==> flow/design.v <==
module motor(
    input wire motor_on, 		 
    input wire clk,     		 
    output reg [3:0] GPIO_1,	 
	 output reg p3_on				 
);
platform3 platform3_(.p3_on(p3_on));
reg motor_on_internal;
reg [31:0] count = 390_624;  
reg [31:0] cntr = 0;
reg [31:0] timer = 50_000_000;  
always @(posedge clk) begin
    motor_on_internal <= motor_on; 		 
    if (motor_on_internal == 1) begin 	 
	 motor_on_internal <= 0; 				 
	 if (timer > 0) begin
        if (cntr < count*1/4) begin
            GPIO_1 <= 4'b0001;
        end else if (cntr < count*2/4) begin
            GPIO_1 <= 4'b0010;
        end else if (cntr < count*3/4) begin
            GPIO_1 <= 4'b0100;
        end else if (cntr < count*4/4) begin
            GPIO_1 <= 4'b1000;
				timer <= timer - 1;  
        end
        cntr <= cntr + 1;
        if (cntr >= count) begin
            cntr <= 0;
        end
	 end else begin 
		      GPIO_1 <= 4'b0000;  
				p3_on <= 1;			  
		  end
	 end
end
endmodule
module platform1(
    input wire p1_on,			 
    input wire clk,              	 
    output reg [3:0] GPIO_1,		 
    output reg colour_sensor_on		 
);
reg p1_on_internal;
reg [31:0] count = 390_624;  
reg [31:0] cntr = 0;
reg [31:0] timer = (50_000_000 * 0.125);  
always @(posedge clk) begin
    p1_on_internal <= p1_on; 	         
    if (p1_on_internal == 1) begin 	 
    p1_on_internal <= 0; 	         
    if (timer > 0) begin
        if (cntr < count*1/4) begin
            GPIO_1 <= 4'b1000;
        end else if (cntr < count*2/4) begin
            GPIO_1 <= 4'b0100;
        end else if (cntr < count*3/4) begin
            GPIO_1 <= 4'b0010;
        end else if (cntr < count*4/4) begin
            GPIO_1 <= 4'b0001;
				timer <= timer - 1;  
        end
        cntr <= cntr + 1;
        if (cntr >= count) begin
            cntr <= 0;
        end
	 end else begin 
		      GPIO_1 <= 4'b0000;  
		  end
	 end
end
endmodule
module platform2(
    input wire p2_on,			 
    input wire clk,     		 
    input wire [5:0] colour, 		 
    output reg [3:0] GPIO_1,		 
    output reg motor_on			 
);
motor motor_(.motor_on(motor_on));
reg p2_on_internal;
reg [31:0] count = 390_624;  
reg [31:0] cntr = 0;
reg [31:0] timer = 50_000_000;
reg [31:0] red_timer = (50_000_000 * 0.125);  
reg [31:0] bro_timer = (50_000_000 * 0.250);  
reg [31:0] yel_timer = (50_000_000 * 0.375);  
reg [31:0] ora_timer = (50_000_000 * 0.500);  
reg [31:0] blu_timer = (50_000_000 * 0.250);  
reg [31:0] gre_timer = (50_000_000 * 0.375);  
always @(posedge clk) begin
    p2_on_internal <= p2_on; 		 
    if (p2_on_internal == 1) begin 	 
    p2_on_internal <= 0; 		 
    if (colour == 000001) begin
    if (red_timer > 0) begin
        if (cntr < count*1/4) begin
            GPIO_1 <= 4'b1000;
        end else if (cntr < count*2/4) begin
            GPIO_1 <= 4'b0100;
        end else if (cntr < count*3/4) begin
            GPIO_1 <= 4'b0010;
        end else if (cntr < count*4/4) begin
            GPIO_1 <= 4'b0001;
        red_timer <= red_timer - 1;  
        end
        cntr <= cntr + 1;
        if (cntr >= count) begin
            cntr <= 0;
        end  
        end else begin
        GPIO_1 <= 4'b0000; 	  
        motor_on <= 1;		  
        end
    end  
    else if (colour == 000010) begin
    if (bro_timer > 0) begin
        if (cntr < count*1/4) begin
            GPIO_1 <= 4'b1000;
        end else if (cntr < count*2/4) begin
            GPIO_1 <= 4'b0100;
        end else if (cntr < count*3/4) begin
            GPIO_1 <= 4'b0010;
        end else if (cntr < count*4/4) begin
            GPIO_1 <= 4'b0001;
        bro_timer <= bro_timer - 1;  
        end
        cntr <= cntr + 1;
        if (cntr >= count) begin
            cntr <= 0;
        end  
        end else begin
        GPIO_1 <= 4'b0000; 	  
        motor_on <= 1;		  
        end
    end  
    else if (colour == 000100) begin
    if (yel_timer > 0) begin
        if (cntr < count*1/4) begin
            GPIO_1 <= 4'b1000;
        end else if (cntr < count*2/4) begin
            GPIO_1 <= 4'b0100;
        end else if (cntr < count*3/4) begin
            GPIO_1 <= 4'b0010;
        end else if (cntr < count*4/4) begin
            GPIO_1 <= 4'b0001;
        yel_timer <= yel_timer - 1;  
        end
        cntr <= cntr + 1;
        if (cntr >= count) begin
            cntr <= 0;
        end  
        end else begin
        GPIO_1 <= 4'b0000; 	  
        motor_on <= 1;		  
        end
    end  
    else if (colour == 001000) begin
    if (ora_timer > 0) begin
        if (cntr < count*1/4) begin
            GPIO_1 <= 4'b1000;
        end else if (cntr < count*2/4) begin
            GPIO_1 <= 4'b0100;
        end else if (cntr < count*3/4) begin
            GPIO_1 <= 4'b0010;
        end else if (cntr < count*4/4) begin
            GPIO_1 <= 4'b0001;
        ora_timer <= ora_timer - 1;  
        end
        cntr <= cntr + 1;
        if (cntr >= count) begin
            cntr <= 0;
        end  
        end else begin
        GPIO_1 <= 4'b0000; 	  
        motor_on <= 1;		  
        end
    end  
    else if (colour == 010000) begin
    if (blu_timer > 0) begin
        if (cntr < count*1/4) begin
            GPIO_1 <= 4'b0001;
        end else if (cntr < count*2/4) begin
            GPIO_1 <= 4'b0010;
        end else if (cntr < count*3/4) begin
            GPIO_1 <= 4'b0100;
        end else if (cntr < count*4/4) begin
            GPIO_1 <= 4'b1000;
        blu_timer <= blu_timer - 1;  
        end
        cntr <= cntr + 1;
        if (cntr >= count) begin
            cntr <= 0;
        end  
        end else begin
        GPIO_1 <= 4'b0000; 	  
        motor_on <= 1;		  
        end
    end  
    else if (colour == 100000) begin
    if (gre_timer > 0) begin
        if (cntr < count*1/4) begin
            GPIO_1 <= 4'b0001;
        end else if (cntr < count*2/4) begin
            GPIO_1 <= 4'b0010;
        end else if (cntr < count*3/4) begin
            GPIO_1 <= 4'b0100;
        end else if (cntr < count*4/4) begin
            GPIO_1 <= 4'b1000;
        gre_timer <= gre_timer - 1;  
        end
        cntr <= cntr + 1;
        if (cntr >= count) begin
            cntr <= 0;
        end  
        end else begin
        GPIO_1 <= 4'b0000; 	  
        motor_on <= 1;		  
        end
    end  
  end  
end  
endmodule
module platform3(
    input wire p3_on,  	  	  
    input wire clk,      	  
    input wire [5:0] colour, 	  
    output reg [3:0] GPIO_1,	  
    output reg p1_on		  
);
platform1 platform1_(.p1_on(p1_on));
reg p3_on_internal;
reg [31:0] count = 390_624;  
reg [31:0] cntr = 0;
reg [31:0] timer = 50_000_000;
reg [31:0] red_return_timer = (50_000_000 * 0.250);  
reg [31:0] bro_return_timer = (50_000_000 * 0.375);  
reg [31:0] yel_return_timer = (50_000_000 * 0.500);  
reg [31:0] ora_return_timer = (50_000_000 * 0.375);  
reg [31:0] gre_return_timer = (50_000_000 * 0.250);  
reg [31:0] blu_return_timer = (50_000_000 * 0.125);  
always @(posedge clk) begin
    p3_on_internal <= p3_on; 		 
    if (p3_on_internal == 1) begin 	 
    p3_on_internal <= 0; 		 
    if (colour == 000001) begin
    if (red_return_timer > 0) begin
        if (cntr < count*1/4) begin
            GPIO_1 <= 4'b1000;
        end else if (cntr < count*2/4) begin
            GPIO_1 <= 4'b0100;
        end else if (cntr < count*3/4) begin
            GPIO_1 <= 4'b0010;
        end else if (cntr < count*4/4) begin
            GPIO_1 <= 4'b0001;
        red_return_timer <= red_return_timer - 1;  
        end
        cntr <= cntr + 1;
        if (cntr >= count) begin
            cntr <= 0;
        end  
        end else begin
        GPIO_1 <= 4'b0000; 	 
        p1_on <= 1; 		 
        end
    end  
    else if (colour == 000010) begin
    if (bro_return_timer > 0) begin
        if (cntr < count*1/4) begin
            GPIO_1 <= 4'b1000;
        end else if (cntr < count*2/4) begin
            GPIO_1 <= 4'b0100;
        end else if (cntr < count*3/4) begin
            GPIO_1 <= 4'b0010;
        end else if (cntr < count*4/4) begin
            GPIO_1 <= 4'b0001;
        bro_return_timer <= bro_return_timer - 1;  
        end
        cntr <= cntr + 1;
        if (cntr >= count) begin
            cntr <= 0;
        end  
        end else begin
        GPIO_1 <= 4'b0000; 	 
        p1_on <= 1; 		 
        end
    end  
    else if (colour == 000100) begin
    if (yel_return_timer > 0) begin
        if (cntr < count*1/4) begin
            GPIO_1 <= 4'b0001;
        end else if (cntr < count*2/4) begin
            GPIO_1 <= 4'b0010;
        end else if (cntr < count*3/4) begin
            GPIO_1 <= 4'b0100;
        end else if (cntr < count*4/4) begin
            GPIO_1 <= 4'b1000;
        yel_return_timer <= yel_return_timer - 1;  
        end
        cntr <= cntr + 1;
        if (cntr >= count) begin
            cntr <= 0;
        end  
        end else begin
        GPIO_1 <= 4'b0000; 	 
        p1_on <= 1; 		 
        end
    end  
    else if (colour == 001000) begin
    if (ora_return_timer > 0) begin
        if (cntr < count*1/4) begin
            GPIO_1 <= 4'b1000;
        end else if (cntr < count*2/4) begin
            GPIO_1 <= 4'b0100;
        end else if (cntr < count*3/4) begin
            GPIO_1 <= 4'b0010;
        end else if (cntr < count*4/4) begin
            GPIO_1 <= 4'b0001;
        ora_return_timer <= ora_return_timer - 1;  
        end
        cntr <= cntr + 1;
        if (cntr >= count) begin
            cntr <= 0;
        end  
        end else begin
        GPIO_1 <= 4'b0000; 	 
        p1_on <= 1; 		 
        end
    end  
    else if (colour == 010000) begin
    if (blu_return_timer > 0) begin
        if (cntr < count*1/4) begin
            GPIO_1 <= 4'b1000;
        end else if (cntr < count*2/4) begin
            GPIO_1 <= 4'b0100;
        end else if (cntr < count*3/4) begin
            GPIO_1 <= 4'b0010;
        end else if (cntr < count*4/4) begin
            GPIO_1 <= 4'b0001;
        blu_return_timer <= blu_return_timer - 1;  
        end
        cntr <= cntr + 1;
        if (cntr >= count) begin
            cntr <= 0;
        end  
        end else begin
        GPIO_1 <= 4'b0000; 	 
        p1_on <= 1; 		 
        end
    end  
    else if (colour == 100000) begin
    if (gre_return_timer > 0) begin
        if (cntr < count*1/4) begin
            GPIO_1 <= 4'b1000;
        end else if (cntr < count*2/4) begin
            GPIO_1 <= 4'b0100;
        end else if (cntr < count*3/4) begin
            GPIO_1 <= 4'b0010;
        end else if (cntr < count*4/4) begin
            GPIO_1 <= 4'b0001;
        gre_return_timer <= gre_return_timer - 1;  
        end
        cntr <= cntr + 1;
        if (cntr >= count) begin
            cntr <= 0;
        end  
        end else begin
        GPIO_1 <= 4'b0000; 	 
        p1_on <= 1; 		 
        end
    end  
  end  
end  
endmodule
# Tool chain data of platform2
# What the tools print for platform2, step after step.
# Line numbers count from 1 in the design file above.
# Operators: Yosys type, input widths -> output width; for muxes data width and select width s.
# Not given: n/a
# design
top	platform2
clk_port	clk
cell_library	sky130hd
corner	tt_025C_1v80

# After elaboration
# Counts by Yosys on the flattened word-level netlist (proc, flatten, opt, wreduce; memories kept). Register bits leave out memories and registers merged into their read ports (data or address). Print and check cells are left out. Cells with the same type and inputs are merged into one.
# word_totals
inputBits	8
latch_bits	0
clocked_rd_ports_x_width	0
output_inout_bits	5
mem_bits_rw	0
memories	0
rom_bits	0
reg_bits	102
# op_classes
mux	17
reduce_logical	7
compare	7
shifts	0
logic	4
add_sub_neg	3
eq_ne	5
div_mod_pow	0
multipliers	0
# ops
op	n
$mux 32	5
$sub 32x1->32 const B	2
$gt 32x1->1 const B	2
$lt 32x19->1 const B	2
$add 32x1->32 const B	1
$lt 32x17->1 const B	1
$lt 32x18->1 const B	1
$ge 32x19->1 const B	1
$mux 4	8
$reduce_and 4->1	2
$reduce_and 8->1	1
$reduce_and 7->1	1
$eq 6x1->1 const B	1
$eq 6x4->1 const B	1
$not 1->1	4
$ne 2x2->1 const B	2
$reduce_bool 2->1	2
$mux 1	4
$ne 2x1->1 const B	1
$reduce_and 2->1	1

# Logic depth
# Yosys ltp: most cells in a row. Word level: on the elaborated netlist, between registers, memories and ports. Mapped: between sequential cells and ports; inverters and the memories' decode and read muxes count.
# depth
word_depth	8
ABC_AREA	1
ltp_mapped	11
mapped_depth_nobuf	11

# Mapped cells and area
# The flow's flattened synthesis, as Yosys stat reports it; memories are mapped. The netlist is that of the ABC_AREA named above (0 if unset); the other value can give another one.
# by_type
cell	n	type_area_um2
sky130_fd_sc_hd__edfxtp_1	100	3002.88
sky130_fd_sc_hd__nor2_1	117	439.171
sky130_fd_sc_hd__nand2_1	105	394.128
sky130_fd_sc_hd__xor2_1	38	332.819
sky130_fd_sc_hd__inv_1	60	225.216
sky130_fd_sc_hd__xnor2_1	20	175.168
sky130_fd_sc_hd__nand3_1	28	140.134
sky130_fd_sc_hd__nor3_1	20	100.096
sky130_fd_sc_hd__nand4_1	11	68.816
sky130_fd_sc_hd__nor2_4	6	67.565
sky130_fd_sc_hd__a21oi_1	13	65.062
sky130_fd_sc_hd__nor2_2	9	56.304
sky130_fd_sc_hd__nand2_2	7	43.792
sky130_fd_sc_hd__o21ai_1	8	40.038
sky130_fd_sc_hd__ha_1	3	37.536
sky130_fd_sc_hd__inv_2	10	37.536
sky130_fd_sc_hd__nor3_2	3	30.029
sky130_fd_sc_hd__and2_1	4	25.024
# Not listed: further types 15, cells in them 22.
# mapped
seq_area_um2	3022.9
cells	584
yosys_area_um2	5474.0
ffs	101
buf_cells	3

# Timing after synthesis
# Path of least setup slack by OpenSTA after synthesis, without wires, with an ideal clock, recovery checks aside; 20% of the period is set as input and as output delay. Where synthesis merged equal registers, the netlist keeps one of their names.
# synth_path
path_kind	in2reg
start	input port colour[0]
end	register bro_timer[0]
in_delay_ns	1.186
launch_ns	1.186
driving_pins	3
arrival_time_ns	3.723
setup_ns	0.461
clock_period_ns	5.93
delay_ns	2.998
slack_ns	1.746
period_less_setup_slack_ns	4.184
# "delay_ns" = arrival - input delay + setup time.
# "driving_pins": output pins that drive a net of the path, with the launching flip-flop's if there is one; two outputs of one cell count as two.
# "period_less_setup_slack_ns" = period - worst setup slack (recovery checks aside). The figure is calculated, with input and output delays left at 20% of the set period.
# The rows between start and end are the longest chain of elaborated cells between them; the timing report does not say that the signal goes this way. Where chains are equally long, one stands for them.
# A line is the first line of the expression or statement that the cell stems from. Yosys adds cells for indexed reads and writes and turns some case tables into memories.
# synth_between
cell_sequence	sky130_fd_sc_hd__nor3_1 > sky130_fd_sc_hd__nand4_1 > sky130_fd_sc_hd__nor3_1
elab_chain_cells	3
cells_between	4
lines_between	2
classes_between	2 x eq/ne; 1 x logic; 1 x reduce/logical
# synth_rtl
element	line_no	text
start, declared	76	input wire [5:0] colour,
$eq 6x1->1	95	if (colour == 000001) begin
$not 1->1	n/a
$reduce_and 8->1	n/a
end, assigned	126	bro_timer <= bro_timer - 1;
end, declared	86	reg [31:0] bro_timer = (50_000_000 * 0.250);

# Worst path after layout
# Path of least setup slack in the final report of job 1 (OpenROAD, finished layout, wires in). Where an end is a register, its clock arrival counts in the times.
# layout_path
path_kind	in2reg
start	input port colour[0]
end	register cntr[20]
slack_ns	0.88
setup_ns	0.30
driving_pins	7
clock_period_ns	3.17
in_delay_ns	0.63
arrival_time_ns	2.33
launch_ns	0.63
# The rows between start and end are the longest chain of elaborated cells between them; the timing report does not say that the signal goes this way. Where chains are equally long, one stands for them.
# At most two assigning lines are given for a register; there are more.
# The path ends at the enable pin of a flip-flop; only ways to that pin are counted.
# layout_between
cell_sequence	sky130_fd_sc_hd__clkdlybuf4s50_1 > sky130_fd_sc_hd__nor3_1 > sky130_fd_sc_hd__nand4_1 > sky130_fd_sc_hd__o21ai_1 > sky130_fd_sc_hd__inv_1 > sky130_fd_sc_hd__a21oi_4 > sky130_fd_sc_hd__buf_12
elab_chain_cells	3
cells_between	6
lines_between	2
classes_between	3 x eq/ne; 3 x reduce/logical
# layout_rtl
element	line_no	text
start, declared	76	input wire [5:0] colour,
$eq 6x1->1	95	if (colour == 000001) begin
$ne 2x1->1	n/a
$reduce_and 4->1	n/a
end, assigned	107	cntr <= cntr + 1;
end, assigned	128	cntr <= cntr + 1;
end, declared	83	reg [31:0] cntr = 0;

# platform2 through Yosys and OpenROAD on sky130hd: 2 stored runs, unordered, with their settings and measured results. The constraints put input and output delay at 20% of the set period each and load the outputs with 0.01 pF.
# "period_less_ws_ns" = clock period - worst setup slack. The figure is calculated, with input and output delays left at 20% of the set period.
# "worst_path_allowed_less_slack_ns" is the time allowed to the run's worst setup path (the clock period less input and output delay, where it has them) less its slack. Clock arrival times count: a late capture clock shortens it, a late launch clock lengthens it.
# "design_power_mw" is the tool's figure for a default switching activity; nothing was simulated.
# A setting shown as -- is not set for that run.
name,job 1,job 2
period_ns,3.17,5.43
CORE_UTILIZATION,42,18
SETUP_SLACK_MARGIN,0.7,1.22
PLACE_DENSITY_LB_ADDON,0.01,0.04
CELL_PAD_IN_SITES_DETAIL_PLACEMENT,0,--
TNS_END_PERCENT,75,15
ABC_AREA,1,--
GPL_TIMING_DRIVEN,1,--
CAP_MARGIN,5,20
SLEW_MARGIN,20,20
CORE_MARGIN,2,2
CTS_CLUSTER_DIAMETER,--,121
MAX_ROUTING_LAYER,--,met5
setup_ws_ns,0.884,2.345
setupTns_ns,0.000,0.000
design_power_mw,2.675,1.587
design.die.area_um2,13963.0,29254.7
finish.utilization_frac,0.492,0.217
period_less_ws_ns,2.286,3.085
worst_path_allowed_less_slack_ns,1.65,3.09
critical_path_kind,in2reg,reg2reg
cell_area_final_um2,6234.7,5997.0
fin_hold_ws_ns,0.453,0.443
synthesis_area_um2,5474.0,5022.3
